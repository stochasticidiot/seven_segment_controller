==> flow/design.v <==
module seven_segment_wrapper(
	input clk_i,
	output [7:0] digit_enable_o,
	output [7:0] digit_code_o
);
wire [31:0] value;
assign value = 32'hFDECBA98;
seven_segment_controller seven_segment_controller_inst(
	.clk_i(clk_i),
	.value_i(value),
	.digit_enable_o(digit_enable_o),
	.digit_code_o(digit_code_o)
);
endmodule
module seven_segment_controller #(
	parameter NUM_DIGITS=8,
	parameter CLK_FREQ_MHZ=50
)(
	input clk_i,
	input [NUM_DIGITS*4-1:0] value_i,
	output [NUM_DIGITS-1:0] digit_enable_o,
	output [7:0] digit_code_o
);
localparam COUNTER_DIGIT_WIDTH = $clog2(NUM_DIGITS);
localparam COUNTER_REFRESH = 16*CLK_FREQ_MHZ*100 / NUM_DIGITS;   
localparam COUNTER_REFRESH_WIDTH = $clog2(COUNTER_REFRESH);
wire [7:0] digit_code;
reg [7:0] digit_code_q;
wire [3:0] half_byte;
wire [NUM_DIGITS-1:0] digit_enable;
reg [COUNTER_DIGIT_WIDTH:0] digit_counter;
reg [COUNTER_REFRESH_WIDTH-1:0] refresh_counter;
always_comb begin
	digit_enable = 1 << digit_counter;
	half_byte = value_i[4*digit_counter +: 4];
end
always @(posedge clk_i) begin
	if(refresh_counter == 0) begin
		digit_counter = digit_counter + 1;
	end
end
always @(posedge clk_i) begin
	if(refresh_counter >= COUNTER_REFRESH) begin
		refresh_counter = 0;
	end else begin
		refresh_counter = refresh_counter + 1;
	end
end
seven_segment_decoder dec_inst(
	.digit_i(half_byte),
	.segment_a_o(digit_code[7]),
	.segment_b_o(digit_code[6]),
	.segment_c_o(digit_code[5]),
	.segment_d_o(digit_code[4]),
	.segment_e_o(digit_code[3]),
	.segment_f_o(digit_code[2]),
	.segment_g_o(digit_code[1])
);
assign digit_code[0] = 1;
assign digit_enable_o = ~digit_enable;
assign digit_code_o = digit_code;
endmodule
module seven_segment_decoder(
	input [3:0] digit_i,
	output segment_a_o,
	output segment_b_o,
	output segment_c_o,
	output segment_d_o,
	output segment_e_o,
	output segment_f_o,
	output segment_g_o
);
reg [6:0] decoded_digit;
always_comb begin
	case(digit_i)
	4'h0:
		decoded_digit = 7'b0000001;
	4'h1:
		decoded_digit = 7'b1001111;
	4'h2:
		decoded_digit = 7'b0010010;
	4'h3:
		decoded_digit = 7'b0000110;
	4'h4:
		decoded_digit = 7'b1001100;
	4'h5:
		decoded_digit = 7'b0100100;
	4'h6:
		decoded_digit = 7'b0100000;
	4'h7:
		decoded_digit = 7'b0001111;
	4'h8:
		decoded_digit = 7'b0000000;
	4'h9:
		decoded_digit = 7'b0000100;
	4'hA:
		decoded_digit = 7'b0001000;
	4'hB:
		decoded_digit = 7'b1100000;
	4'hC:
		decoded_digit = 7'b0110001;
	4'hD:
		decoded_digit = 7'b1000010;
	4'hE:
		decoded_digit = 7'b0110000;
	4'hF:
		decoded_digit = 7'b0111000;
	endcase
end
assign segment_a_o = decoded_digit[6];
assign segment_b_o = decoded_digit[5];
assign segment_c_o = decoded_digit[4];
assign segment_d_o = decoded_digit[3];
assign segment_e_o = decoded_digit[2];
assign segment_f_o = decoded_digit[1];
assign segment_g_o = decoded_digit[0];
endmodule
From RTL to reports: seven_segment_wrapper
The steps from the RTL of seven_segment_wrapper to its reports follow in flow order.
Line numbers count from 1 in the design file above.
Cell names lack the library's common part.
The mark - stands for no value.

set-up
  design top = seven_segment_wrapper
  clock = clk_i
  library = sky130hd
  timing corner = tt_025C_1v80

Word-level counts
Yosys after proc, flatten, opt, wreduce and memory -nomap, before mapping. Enables and synchronous resets that opt folds into registers are not counted as muxes. Memory bits, and registers merged into a memory's read port (data or address), are not among the register bits. Print and check cells are not counted. Equal cells are merged and count once.
Memory sizes are those after Yosys's memory passes, which may raise the word count (mostly to a power of two), join words into wider ones and drop unused or constant bits.

cells by class
  $add $sub $neg = 2
  shifts and indexed selects = 2
  bitwise logic cells = 1
  $lt $le $gt $ge = 1
  reductions and logical operators = 1

operator list
  kind                                                              number
  32-bit by 7-bit indexed select with 4-bit output with constant A  1
  14-bit by 1-bit adder with 14-bit output with constant B          1
  14-bit >= comparator with constant B                              1
  14-bit zero test                                                  1
  2-bit by 4-bit << shifter with 8-bit output with constant A       1
  8-bit inverter                                                    1
  4-bit by 1-bit adder with 4-bit output with constant B            1

storage and ports
  ROM bits = 112
  output and inout bits = 16
  memory cells = 1
  bits in registers = 18

memories
  memory           words  width  read ports  write ports  line  RTL
  (no name shown)  16     7      1           0            75    case(digit_i)

Logic depth
Longest topological path by Yosys (ltp), each cell counted once; first at word level (registers and memories cut), then after technology mapping (sequential cells cut; the memories' decode and read muxes count).

depth
  word-level depth = 2
  ABC_AREA = 0
  mapped depth = 8
  depth with buffers taken out = 6

After synthesis
Source: synth_stat.txt of the flow (Yosys; design flattened, memories mapped). It holds for the ABC_AREA given above (unset counts as 0); a run with the other value may have another netlist.

mapped netlist
  flip-flops = 18
  buffer cells = 13
  mapped cells = 136
  synthesis area = 1196.1 um^2

cells by type
  type      number  total area (um^2)
  dfxtp_1   14      280.269
  ha_1      13      162.656
  edfxtp_1  4       120.115
  buf_4     8       60.058
  a22oi_1   7       52.55
  nand2_1   13      48.797
  inv_1     10      37.536
  o31ai_1   5       37.536
  or4_1     5       37.536
  a21oi_1   6       30.029
  mux2i_1   3       30.029
  o21ai_0   5       25.024
  or3_1     4       25.024
  nand3_1   4       20.019
  nand2b_1  3       18.768
  nand4_1   3       18.768
  xnor2_1   2       17.517
  xor2_1    2       17.517

Other cell types: 17; their cells: 25.
By module: a second synthesis without flattening, with its own total; a netlist apart from the flattened one above.

second synthesis, totals
  cells (unflattened synthesis) = 175
  area (unflattened synthesis) = 1544.0 um^2

Rows give one instance, submodules left out.

modules
  module                    instances  cells  area (um^2)
  seven_segment_controller  1          140    1267.5
  seven_segment_decoder     1          33     269.0
  seven_segment_wrapper     1          2      7.5

Timing after synthesis
Source: OpenSTA report_checks on the synthesized netlist (no wires, ideal clock, input and output delay 20% of the period each), path of least setup slack; recovery checks are left aside. Register names are those of the netlist, which keeps one name where synthesis merged equal registers.

path after synthesis
  kind = register to output
  start point = register seven_segment_controller_inst.digit_counter[2]
  end point = output digit_code_o[7]
  path buffers = 2
  data arrival time = 1.617 ns
  output delay = 0.424 ns
  delay of the path = 1.617 ns
  data required time = 1.696 ns
  stages on the path = 7
  period = 2.12 ns
  setup slack = 0.079 ns
  period reached after synthesis = 2.041 ns

"delay of the path" is the arrival time less input delay plus setup time.
At an output port there is no setup time.
"stages on the path" counts driving pins, that of a launching flip-flop among them; a cell with two outputs on the path counts twice.
"period reached after synthesis" is the clock period less the worst setup slack; recovery checks do not enter. This is arithmetic on one report: input and output delays are still those of the set period (20% each).
Between the ends stands the longest chain of elaborated cells between them, by number of cells; it is not shown to be the way that was timed. Of several equally long chains one is given.
Each line given opens the expression or statement behind the cell; cells for indexed reads and writes are added by Yosys, which also makes memories of some case tables.
A memory read counts as a cell of the chain, while the word-level depth stops at memories.

between the ends, after synthesis
  path through = edfxtp_1 -> clkbuf_1 -> mux2i_1 -> or2_2 -> ha_1 -> mux2_2 -> buf_4
  length of the longest elaborated chain = 2

ends and longest elaborated chain, after synthesis
  element                                           line  RTL
  start, declared                                   31    reg [COUNTER_DIGIT_WIDTH:0] digit_counter;
  start, assigned                                   39    digit_counter = digit_counter + 1;
  32-bit by 7-bit indexed select with 4-bit output  35    half_byte = value_i[4*digit_counter +: 4];
  memory 16 x 7 bit                                 75    case(digit_i)
  end, declared                                     4     output [7:0] digit_code_o

Nets of the timed path that keep an RTL name, with a line that drives or declares them; the list need not be complete.

named nets, after synthesis
  net                                                 line
  seven_segment_controller_inst.dec_inst.segment_a_o  75

Timing after layout
Path of least setup slack in the final report of flow run 1 (OpenROAD, finished layout, wires in). Where an end is a register, its clock arrival counts in the times.

path post-layout
  kind = register to output
  start point = register seven_segment_controller_inst.digit_counter[2]
  end point = output digit_code_o[4]
  data arrival time = 2.32 ns
  data required time = 3.16 ns
  stages on the path = 8
  path buffers = 1
  setup slack = 0.84 ns
  output delay = 0.79 ns
  period = 3.95 ns

Between the ends stands the longest chain of elaborated cells between them, by number of cells; it is not shown to be the way that was timed. Of several equally long chains one is given.
A memory read counts as a cell of the chain, while the word-level depth stops at memories.

between the ends, post-layout
  path through = edfxtp_1 -> mux2i_1 -> or2_2 -> inv_1 -> ha_1 -> mux2i_1 -> o21ai_0 -> clkdlybuf4s50_1
  length of the longest elaborated chain = 2

ends and longest elaborated chain, post-layout
  element                                           line  RTL
  start, declared                                   31    reg [COUNTER_DIGIT_WIDTH:0] digit_counter;
  start, assigned                                   39    digit_counter = digit_counter + 1;
  32-bit by 7-bit indexed select with 4-bit output  35    half_byte = value_i[4*digit_counter +: 4];
  memory 16 x 7 bit                                 75    case(digit_i)
  end, declared                                     4     output [7:0] digit_code_o

Wiki page: seven_segment_wrapper / flow data

Below are 2 stored runs of the flow (Yosys, OpenROAD; platform sky130hd) on seven_segment_wrapper, each with its settings and what was measured, unordered. Constraints: input delay and output delay 20% of the set period each, output load 0.01 pF.
"clock period achieved" is the run's clock period less its worst setup slack. It is reckoned from that one timing run; input and output delays stay at 20% of the period that was set.
"worst setup path time" = time allowed to the worst setup path (clock period - input delay - output delay, where it has them) - its slack; a late launch clock adds to it, a late capture clock takes from it.
"total power of the final layout" rests on the timing tool's default activity at the inputs, not on a simulated workload.
Among the settings, -- means not set for that run.

name                                           flow run 1          flow run 2
period_ns                                      3.95                3.38
CAP_MARGIN                                     20                  30
CORE_MARGIN                                    2                   2
CORE_UTILIZATION                               40                  23
SLEW_MARGIN                                    20                  20
SETUP_SLACK_MARGIN                             --                  0.51
PLACE_DENSITY_LB_ADDON                         --                  0.1
CORE_ASPECT_RATIO                              --                  0.86
CELL_PAD_IN_SITES_GLOBAL_PLACEMENT             --                  1
GPL_TIMING_DRIVEN                              --                  1
MIN_ROUTING_LAYER                              --                  met1
setup slack of the worst path (ns)             0.838               0.657
lowest hold slack (ns)                         0.500               0.503
setup TNS (ns)                                 0.000               0.000
clock period achieved (ns)                     3.112               2.723
area of the die (um^2)                         3443.9              5795.1
standard-cell area of the final layout (um^2)  1330.0              1452.6
post-route utilization                         0.474               0.288
Yosys chip area after synthesis (um^2)         1196.1              1196.1
total power of the final layout (W)            0.0002799           0.0003729
worst setup path time (ns)                     2.32                2.05
worst setup path type                          register to output  register to output
